==> flow/design.v <==
module valid_flop#(parameter WIDTH = 32)
(
	input					clk, 
	input					rstn,
	input					valid_i,				 
	output					ready_o,				 
	output					valid_o,				 
	input					ready_i,				 
	input		[WIDTH-1:0]	data_i,					 
	output	reg	[WIDTH-1:0]	data_o					 
);
reg			valid_r;
always @(posedge clk or negedge rstn)begin
	if(!rstn)begin
		#1 valid_r <= 0;
	end else if(valid_i) begin
		#1 valid_r <= 1;
	end else if(ready_i) begin
		#1 valid_r <= 0;
	end
end
always @(posedge clk or negedge rstn)begin
	if(!rstn)begin
		#1 data_o <= 0;
	end else if(valid_i & ready_o)begin
		#1 data_o <= data_i;
	end
end
assign valid_o = valid_r;
assign ready_o = !valid_r | ready_i;		
endmodule
module ready_flop#(parameter WIDTH = 32)
(
	input					clk, 
	input					rstn,
	input					valid_i,				 
	output					ready_o,				 
	output	 				valid_o,				 
	input					ready_i,				 
	input		[WIDTH-1:0]	data_i,					 
	output		[WIDTH-1:0]	data_o					 
);
reg				ready_rn;
reg	[WIDTH-1:0]	data;
always @(posedge clk or negedge rstn)begin
	if(!rstn)begin
		#1 ready_rn <= 0;
	end else if(ready_i) begin
		#1 ready_rn <= 0;
	end else if(valid_i) begin
		#1 ready_rn <= 1;
	end
end
always @(posedge clk or negedge rstn)begin
	if(!rstn)begin
		#1 data <= 0;
	end else if(valid_i & ready_o)begin
		#1 data <= data_i;
	end
end
assign data_o = data;
assign ready_o = !ready_rn;		
assign valid_o = ready_rn | valid_i;
endmodule
module valid_ready_flop#(parameter WIDTH = 32)
(
	input					clk, 
	input					rstn,
	input					valid_i,				 
	output					ready_o,				 
	output	 				valid_o,				 
	input					ready_i,				 
	input		[WIDTH-1:0]	data_i,					 
	output		[WIDTH-1:0]	data_o					 
);
wire				valid_o_1;
wire				ready_o_1;
wire	[WIDTH-1:0]	data_o_1;
ready_flop rf1(
        clk,
        rstn,
        valid_i,
        ready_o_1,
        valid_o_1,
        ready_i,
		data_i,
        data_o_1
        );
valid_flop vf2(
        clk,
        rstn,
        valid_o_1,
        ready_o,
        valid_o,
        ready_o_1,
		data_o_1,
        data_o
        );
endmodule
module syn#(parameter WIDTH = 32)
(
	input					clk, 
	input					rstn,
	input					valid_i,				 
	output					ready_o,				 
	output					valid_o,				 
	input					ready_i,				 
	input		[WIDTH-1:0]	data_i,					 
	output		[WIDTH-1:0]	data_o					 
);
reg	flag;
assign valid_o = valid_i;
assign ready_o = ready_i;
assign data_o = flag ? data_i : 0;
always @(posedge clk or negedge rstn) begin
	if(!rstn) begin
		#1 flag <= 0;
	end else begin
		#1 flag <= 1;
	end
end
endmodule
* Step by step through the tools: valid_ready_flop
The steps from the RTL of valid_ready_flop to its reports follow in flow order. Line numbers count from 1 in the design file above. Operators: Yosys type, input widths -> output width; for muxes data width and select width s. Library cell names are shortened. Not given: n/a
Design: design top valid_ready_flop, clock clk, library sky130hd, timing corner tt_025C_1v80

* Word level
Source: Yosys, flattened and elaborated, memories not mapped. Widths are those after wreduce. Registers that Yosys merges into a memory's read port (data or address) are not register bits. Print and check cells do not count. Equal cells are merged and count once.
Word-level totals: register bits 66, input port bits 36, output and inout bits 34, elaborated cells 16
Operators by class: equal/unequal tests 1, multiplexer cells 4, bitwise gates (word level) 4, reductions and logical operators 3
Operators with widths (count):
- $mux 1 | 4
- $and 1x1->1 | 2
- $or 1x1->1 | 2
- $logic_not 1->1 | 2
- $ne 2x2->1 const B | 1
- $reduce_bool 2->1 | 1

* Depth
Depth = most cells in a row (Yosys ltp): at word level without a register or memory, in the mapped netlist without a sequential cell, where the memories' decode and read muxes count.
Logic depth: word-level depth 3, ABC_AREA 0, mapped depth 4, depth with buffers taken out 3

* Netlist
The flow's flattened synthesis, as Yosys stat reports it; memories are mapped. The netlist is that of the ABC_AREA named above (0 if unset); the other value can give another one. Totals and module areas in this step are rounded.
Cell types:
- dfrtp_1 | count 66, total area 1.65E+03 um^2
- mux2_4 | count 30, total area 450.432 um^2
- mux2_2 | count 32, total area 360.346 um^2
- buf_12 | count 3, total area 60.058 um^2
- buf_6 | count 3, total area 33.782 um^2
- mux2_1 | count 2, total area 22.522 um^2
- nand2_8 | count 1, total area 20.019 um^2
- nor2b_1 | count 2, total area 12.512 um^2
- or2_4 | count 1, total area 8.758 um^2
- buf_2 | count 1, total area 5.005 um^2
- nand2_1 | count 1, total area 3.754 um^2
Synthesis totals: mapped cells 142, mapped area 0.00263 mm^2, flip-flops 66
By module: a second synthesis without flattening, with its own total; a netlist apart from the flattened one above.
Unflattened totals: cells (unflattened synthesis) 144, area (unflattened synthesis) 0.00278 mm^2
Rows give one instance, submodules left out.
By module:
- ready_flop | instances 1, cells 73, area 0.00139 mm^2, sequential area 0.000826 mm^2
- valid_flop | instances 1, cells 71, area 0.00139 mm^2, sequential area 0.000826 mm^2
- valid_ready_flop | instances 1, cells 0, area 0 mm^2, sequential area 0 mm^2

* Path before layout
Source: OpenSTA report_checks on the synthesized netlist (no wires, ideal clock, input and output delay 20% of the period each), path of least setup slack; recovery checks are left aside. Register names are those of the netlist, which keeps one name where synthesis merged equal registers.
Timing path post-synthesis: path kind flip-flop to flip-flop, start register vf2.valid_r, end register vf2.data_o[10], period 1.63 ns, launch time at the first pin 0.000 ns, arrival 1.168 ns, required time 1.505 ns, slack 0.337 ns, delay of the path 1.293 ns, stages on the path 5, period reached after synthesis 1.293 ns
"delay of the path" is the arrival time less input delay plus setup time. "stages on the path" counts driving pins, that of a launching flip-flop among them; a cell with two outputs on the path counts twice. "period reached after synthesis" = period - worst setup slack (recovery checks aside). The figure is calculated, with input and output delays left at 20% of the set period. Between the ends stands the longest chain of elaborated cells between them, by number of cells; it is not shown to be the way that was timed. Of several equally long chains one is given. Each line given opens the expression or statement behind the cell; cells for indexed reads and writes are added by Yosys, which also makes memories of some case tables. A register here has more assigning lines than the two given.
On the way, post-synthesis: path through dfrtp_1 nand2_1 nand2_8 buf_12 mux2_4, length of the longest elaborated chain 3, elaborated cells on any way between the ends 3, RTL lines with such cells 2
RTL lines, path post-synthesis:
- start: declaration | RTL line 12 | reg valid_r;
- start: assignment | RTL line 15 | #1 valid_r <= 0;
- start: assignment | RTL line 17 | #1 valid_r <= 1;
- $logic_not 1->1 | RTL line 30 | assign ready_o = !valid_r | ready_i;
- $or 1x1->1 | RTL line 30
- $and 1x1->1 | RTL line 25 | end else if(valid_i & ready_o)begin
- end: assignment | RTL line 24 | #1 data_o <= 0;
- end: assignment | RTL line 26 | #1 data_o <= data_i;
- end: declaration | RTL line 10 | output reg [WIDTH-1:0] data_o

* Timing after layout
Path of least setup slack in the final report of run 1 (OpenROAD, finished layout, wires in). Where an end is a register, its clock arrival counts in the times.
Timing path post-layout: path kind flip-flop to flip-flop, start register rf1.ready_rn, end register rf1.data[17], period 1.19 ns, launch time at the first pin 0.33 ns, arrival 1.63 ns, required time 1.41 ns, slack -0.22 ns, stages on the path 6
Between the ends stands the longest chain of elaborated cells between them, by number of cells; it is not shown to be the way that was timed. Of several equally long chains one is given. A register here has more assigning lines than the two given.
On the way, post-layout: path through dfrtp_1 buf_6 nor2b_4 buf_6 clkbuf_16 mux2_4, length of the longest elaborated chain 2, elaborated cells on any way between the ends 2, RTL lines with such cells 2
RTL lines, path post-layout:
- start: declaration | RTL line 43 | reg ready_rn;
- start: assignment | RTL line 47 | #1 ready_rn <= 0;
- start: assignment | RTL line 49 | #1 ready_rn <= 0;
- $logic_not 1->1 | RTL line 62 | assign ready_o = !ready_rn;
- $and 1x1->1 | RTL line 57 | end else if(valid_i & ready_o)begin
- end: assignment | RTL line 56 | #1 data <= 0;
- end: assignment | RTL line 58 | #1 data <= data_i;
- end: declaration | RTL line 44 | reg [WIDTH-1:0] data;

--- measured runs ---
Stored flow runs of valid_ready_flop (2 of them; Yosys, OpenROAD, sky130hd). They differ in their settings and are not a sequence. Constraints: input delay and output delay 20% of the set period each, output load 0.01 pF.
"achieved period" = clock period - worst setup slack. The figure is calculated, with input and output delays left at 20% of the set period.
By "total power of the final layout" is meant OpenSTA's value without simulated activity: inputs other than the clock are taken to toggle once in ten clock periods, and the tool carries that through the logic.
The results are shown rounded.

* Run 1 | settings: period_ns 1.19; CAP_MARGIN 20; CORE_MARGIN 2; CORE_UTILIZATION 40; SLEW_MARGIN 20 | results: netlist area reported by Yosys 0.00263 mm^2; die area 0.00724 mm^2; post-layout utilization 0.595; setup slack of the worst path -0.223 ns; setup TNS -12.4 ns; total power of the final layout 6.40 mW; achieved period 1.413 ns
* Run 2 | settings: period_ns 1.46; CORE_UTILIZATION 50; CELL_PAD_IN_SITES_DETAIL_PLACEMENT 0; TNS_END_PERCENT 100; GPL_TIMING_DRIVEN 1; CAP_MARGIN 20; CORE_MARGIN 2; SLEW_MARGIN 20 | results: netlist area reported by Yosys 0.00263 mm^2; die area 0.00585 mm^2; post-layout utilization 0.722; setup slack of the worst path 0.003 ns; setup TNS 0.000 ns; total power of the final layout 5.43 mW; achieved period 1.457 ns
--- end ---
